==> flow/design.v <==
`timescale 1ns / 1ps
`default_nettype none
module unstacker
  (
   input wire 	       clk_in,
   input wire 	       rst_in,
   input wire 	       audio_chunk_tvalid,
   output logic        audio_chunk_tready,
   input wire [127:0]  audio_chunk_tdata,
   input wire 	       audio_chunk_tlast,
   output logic        audio_tvalid,
   input wire 	       audio_tready,
   output logic [15:0] audio_tdata,
   output logic        audio_tlast
   );
  logic [2:0] offset;
  logic       accept_in;
  logic       accept_out;
  assign accept_in = audio_chunk_tvalid && audio_chunk_tready;
  assign accept_out = audio_tvalid && audio_tready;
  logic [127:0] shift_phrase;
  assign audio_tdata = shift_phrase[15:0];
  logic tlast_hold;
  assign audio_tlast = offset == 7 ? tlast_hold : 1'b0;
  logic need_phrase;
  assign audio_chunk_tready = need_phrase || (offset == 7 && accept_out);
  assign audio_tvalid = !need_phrase;
  always_ff @(posedge clk_in) begin
    if (rst_in) begin
      shift_phrase <= 128'b0;
      need_phrase  <= 1'b1;
      offset       <= 0;
      tlast_hold <= 1'b1;
    end else begin
      if (accept_out) begin
        offset <= offset+1;
        if (offset==7) begin
          if (audio_chunk_tvalid) begin
            shift_phrase <= audio_chunk_tdata;
            tlast_hold <= audio_chunk_tlast;
          end else begin
            need_phrase <= 1'b1;
          end
        end else begin
          shift_phrase <= {16'b0, shift_phrase[127:16]};
        end
      end else if (accept_in) begin
        need_phrase  <= 1'b0;
        shift_phrase <= audio_chunk_tdata;
        tlast_hold <= audio_chunk_tlast;
        offset       <= 0;
      end
    end
  end
endmodule   
`default_nettype wire
**Tool chain data of unstacker**

Tool output for the design above, in the order of the flow.
Lines are those of the file above, counted from 1.
Operators carry their Yosys type and port widths (W data, S select, Z words).
Library cell names are shortened.
Not given: -

- Top: unstacker
- Clock input: clk_in
- Library: sky130hd
- Corner: tt_025C_1v80

**Word-level counts**

Yosys after proc, flatten, opt, wreduce and memory -nomap, before mapping. Memory bits, and registers merged into a memory's read port (data or address), are not among the register bits. Print and check cells are not counted. Equal cells are merged and count once.

- Register bits: 133
- Output and inout bits: 19
- Elaborated cells: 34

- Add/sub/neg operators: 1
- Eq/ne operators: 5
- Mux-type cells: 15
- Reductions and logical operators: 9

Operator list:

| operator | number |
|---|---|
| $mux W128 | 4 |
| $mux W1 | 9 |
| $reduce_and A3 Y1 | 2 |
| $mux W3 | 2 |
| $ne A2 B2 Y1 const B | 2 |
| $logic_and A1 B1 Y1 | 3 |
| $add A3 B1 Y3 const B | 1 |
| $eq A3 B3 Y1 const B | 1 |
| $ne A3 B3 Y1 const B | 1 |
| $ne A2 B1 Y1 const B | 1 |
| $reduce_and A2 Y1 | 1 |
| $reduce_bool A2 Y1 | 1 |
| $logic_or A1 B1 Y1 | 1 |
| $logic_not A1 Y1 | 1 |

**Longest topological paths**

Yosys ltp: most cells in a row. Word level: on the elaborated netlist, between registers, memories and ports. Mapped: between sequential cells and ports; inverters and the memories' decode and read muxes count.

- Depth in word-level cells: 7
- ABC_AREA: 1
- Gate-level depth with buffers: 12
- Mapped depth without buffers: 9

**Synthesis result**

Source: synth_stat.txt of the flow (Yosys; design flattened, memories mapped). It holds for the ABC_AREA given above (unset counts as 0); a run with the other value may have another netlist.

Cells by type:

| cell type | number | area in all (um2) |
|---|---|---|
| nand2_1 | 944 | 3.54E+03 |
| dfxtp_1 | 133 | 2.66E+03 |
| nor2_1 | 247 | 927.139 |
| inv_1 | 127 | 476.707 |
| buf_2 | 38 | 190.182 |
| buf_4 | 25 | 187.68 |
| clkbuf_1 | 36 | 135.13 |
| buf_6 | 7 | 78.826 |
| a21oi_1 | 12 | 60.058 |
| ha_1 | 3 | 37.536 |
| nand3_1 | 6 | 30.029 |
| o21ai_0 | 3 | 15.014 |
| nand2_4 | 1 | 11.261 |
| o221ai_1 | 1 | 8.758 |
| inv_2 | 2 | 7.507 |
| nand2_2 | 1 | 6.256 |
| buf_1 | 1 | 3.754 |
| clkinv_1 | 1 | 3.754 |

- Standard cells after synthesis: 1588
- Cell area after synthesis: 8385.5 um2
- Sequential part of the area: 2662.6 um2
- Flip-flops: 133
- Buffer cells: 107

**Path before layout**

Path of least setup slack by OpenSTA after synthesis, without wires, with an ideal clock, recovery checks aside; 20% of the period is set as input and as output delay. Where synthesis merged equal registers, the netlist keeps one of their names.

- Path type: register to register
- Start point: register offset[0]
- End point: register shift_phrase[23]
- Period: 1.66 ns
- Library setup time: 0.064 ns
- Arrival time: 1.547 ns
- Setup slack: 0.049 ns
- Delay of the path: 1.611 ns
- Stages on the path: 13
- Path buffers: 3
- Period reached after synthesis: 1.611 ns

"delay of the path" is the arrival time less input delay plus setup time.
"stages on the path" counts driving pins, that of a launching flip-flop among them; a cell with two outputs on the path counts twice.
"period reached after synthesis" is the clock period less the worst setup slack; recovery checks do not enter. This is arithmetic on one report: input and output delays are still those of the set period (20% each).
Between the ends stands the longest chain of elaborated cells between them, by number of cells; it is not shown to be the way that was timed. Of several equally long chains one is given.
Each line given opens the expression or statement behind the cell; cells for indexed reads and writes are added by Yosys, which also makes memories of some case tables.
At most two assigning lines are given for a register; there are more.

- Path through: dfxtp_1 -> ha_1 -> ha_1 -> buf_2 -> inv_1 -> buf_2 -> buf_2 -> nand2_1 -> nand2_1 -> nand2_1 -> nand2_1 -> nor2_1 -> nor2_1
- Length of the longest elaborated chain: 6
- Elaborated cells on any way between the ends: 10
- Classes of those cells: eq/ne: 2; mux: 3; reduce/logical: 5

Ends and longest elaborated chain, after synthesis:

| item | line | source |
|---|---|---|
| from (decl) | 16 | `logic [2:0] offset;` |
| from (assign) | 32 | `offset       <= 0;` |
| from (assign) | 36 | `offset <= offset+1;` |
| $eq A3 B3 Y1 | 26 | `assign audio_chunk_tready = need_phrase \|\| (offset == 7 && accept_out);` |
| $logic_and A1 B1 Y1 | 26 |  |
| $logic_or A1 B1 Y1 | 26 |  |
| $logic_and A1 B1 Y1 | 19 | `assign accept_in = audio_chunk_tvalid && audio_chunk_tready;` |
| $mux W128 | 47 | `end else if (accept_in) begin` |
| $mux W128 | 35 | `if (accept_out) begin` |
| to (assign) | 39 | `shift_phrase <= audio_chunk_tdata;` |
| to (assign) | 45 | `shift_phrase <= {16'b0, shift_phrase[127:16]};` |
| to (decl) | 21 | `logic [127:0] shift_phrase;` |

**Worst path after layout**

Path of least setup slack in the final report of stored run 1 (OpenROAD, finished layout, wires in). Where an end is a register, its clock arrival counts in the times.

- Path type: register to output
- Start point: register offset[1]
- End point: output audio_chunk_tready
- Period: 1.95 ns
- External output delay: 0.39 ns
- Arrival time: 1.36 ns
- Setup slack: 0.20 ns
- Stages on the path: 6
- Path buffers: 1

Between the ends stands the longest chain of elaborated cells between them, by number of cells; it is not shown to be the way that was timed. Of several equally long chains one is given.
At most two assigning lines are given for a register; there are more.

- Path through: dfxtp_2 -> ha_4 -> ha_4 -> inv_2 -> o21ai_2 -> buf_2
- Length of the longest elaborated chain: 3
- Elaborated cells on any way between the ends: 3
- Classes of those cells: eq/ne: 1; reduce/logical: 2

Ends and longest elaborated chain, after layout:

| item | line | source |
|---|---|---|
| from (decl) | 16 | `logic [2:0] offset;` |
| from (assign) | 32 | `offset       <= 0;` |
| from (assign) | 36 | `offset <= offset+1;` |
| $eq A3 B3 Y1 | 26 | `assign audio_chunk_tready = need_phrase \|\| (offset == 7 && accept_out);` |
| $logic_and A1 B1 Y1 | 26 |  |
| $logic_or A1 B1 Y1 | 26 |  |
| to (decl) | 8 | `output logic        audio_chunk_tready,` |

Lab notebook: unstacker

Flow measurements of unstacker on sky130hd: 2 stored runs with different settings, listed in no order. Input and output delays are each 20% of the period that was set; the output load is 0.01 pF.
By "achieved period" is meant the clock period of the run minus its worst setup slack. This is arithmetic on one report: input and output delays are still those of the set period (20% each).
By "time used up by the worst setup path" is meant the share of the clock period that the worst setup path is allowed (20% is reserved at inputs, 20% at outputs), minus its slack. Clock arrival times at its registers enter into it.
"total power of the final layout" is the tool's figure for a default switching activity; nothing was simulated.

### Stored run 1

Settings: `period_ns=1.95`, `CORE_UTILIZATION=34`, `SETUP_SLACK_MARGIN=0.23`, `PLACE_DENSITY_LB_ADDON=0.18`, `CORE_ASPECT_RATIO=1.39`, `CELL_PAD_IN_SITES_DETAIL_PLACEMENT=0`, `ABC_AREA=1`, `GPL_TIMING_DRIVEN=0`, `CAP_MARGIN=30`, `SLEW_MARGIN=30`, `CORE_MARGIN=2`

- Worst hold slack in the final report: 0.450 ns
- Utilization of the finished layout: 0.485
- Overall die area: 25953.0 um2
- Achieved period: 1.754 ns
- Total power of the final layout: 0.008452 W
- Worst setup slack after layout: 0.196 ns
- Standard-cell area after layout: 11700.0 um2
- Time used up by the worst setup path: 1.36 ns
- Critical path kind: register to output
- Sum of negative setup slack: 0.000 ns
- Yosys chip area after synthesis: 8385.5 um2

### Stored run 2

Settings: `period_ns=2.06`, `CORE_UTILIZATION=61`, `CAP_MARGIN=20`, `CORE_MARGIN=2`, `SLEW_MARGIN=20`

- Utilization of the finished layout: 0.843
- Overall die area: 10704.0 um2
- Standard-cell area after layout: 8161.6 um2
- Yosys chip area after synthesis: 6034.5 um2
- Total power of the final layout: 0.007401 W
- Worst setup slack after layout: 0.049 ns
- Worst hold slack in the final report: 0.350 ns
- Time used up by the worst setup path: 1.60 ns
- Critical path kind: register to output
- Achieved period: 2.011 ns
- Sum of negative setup slack: 0.000 ns
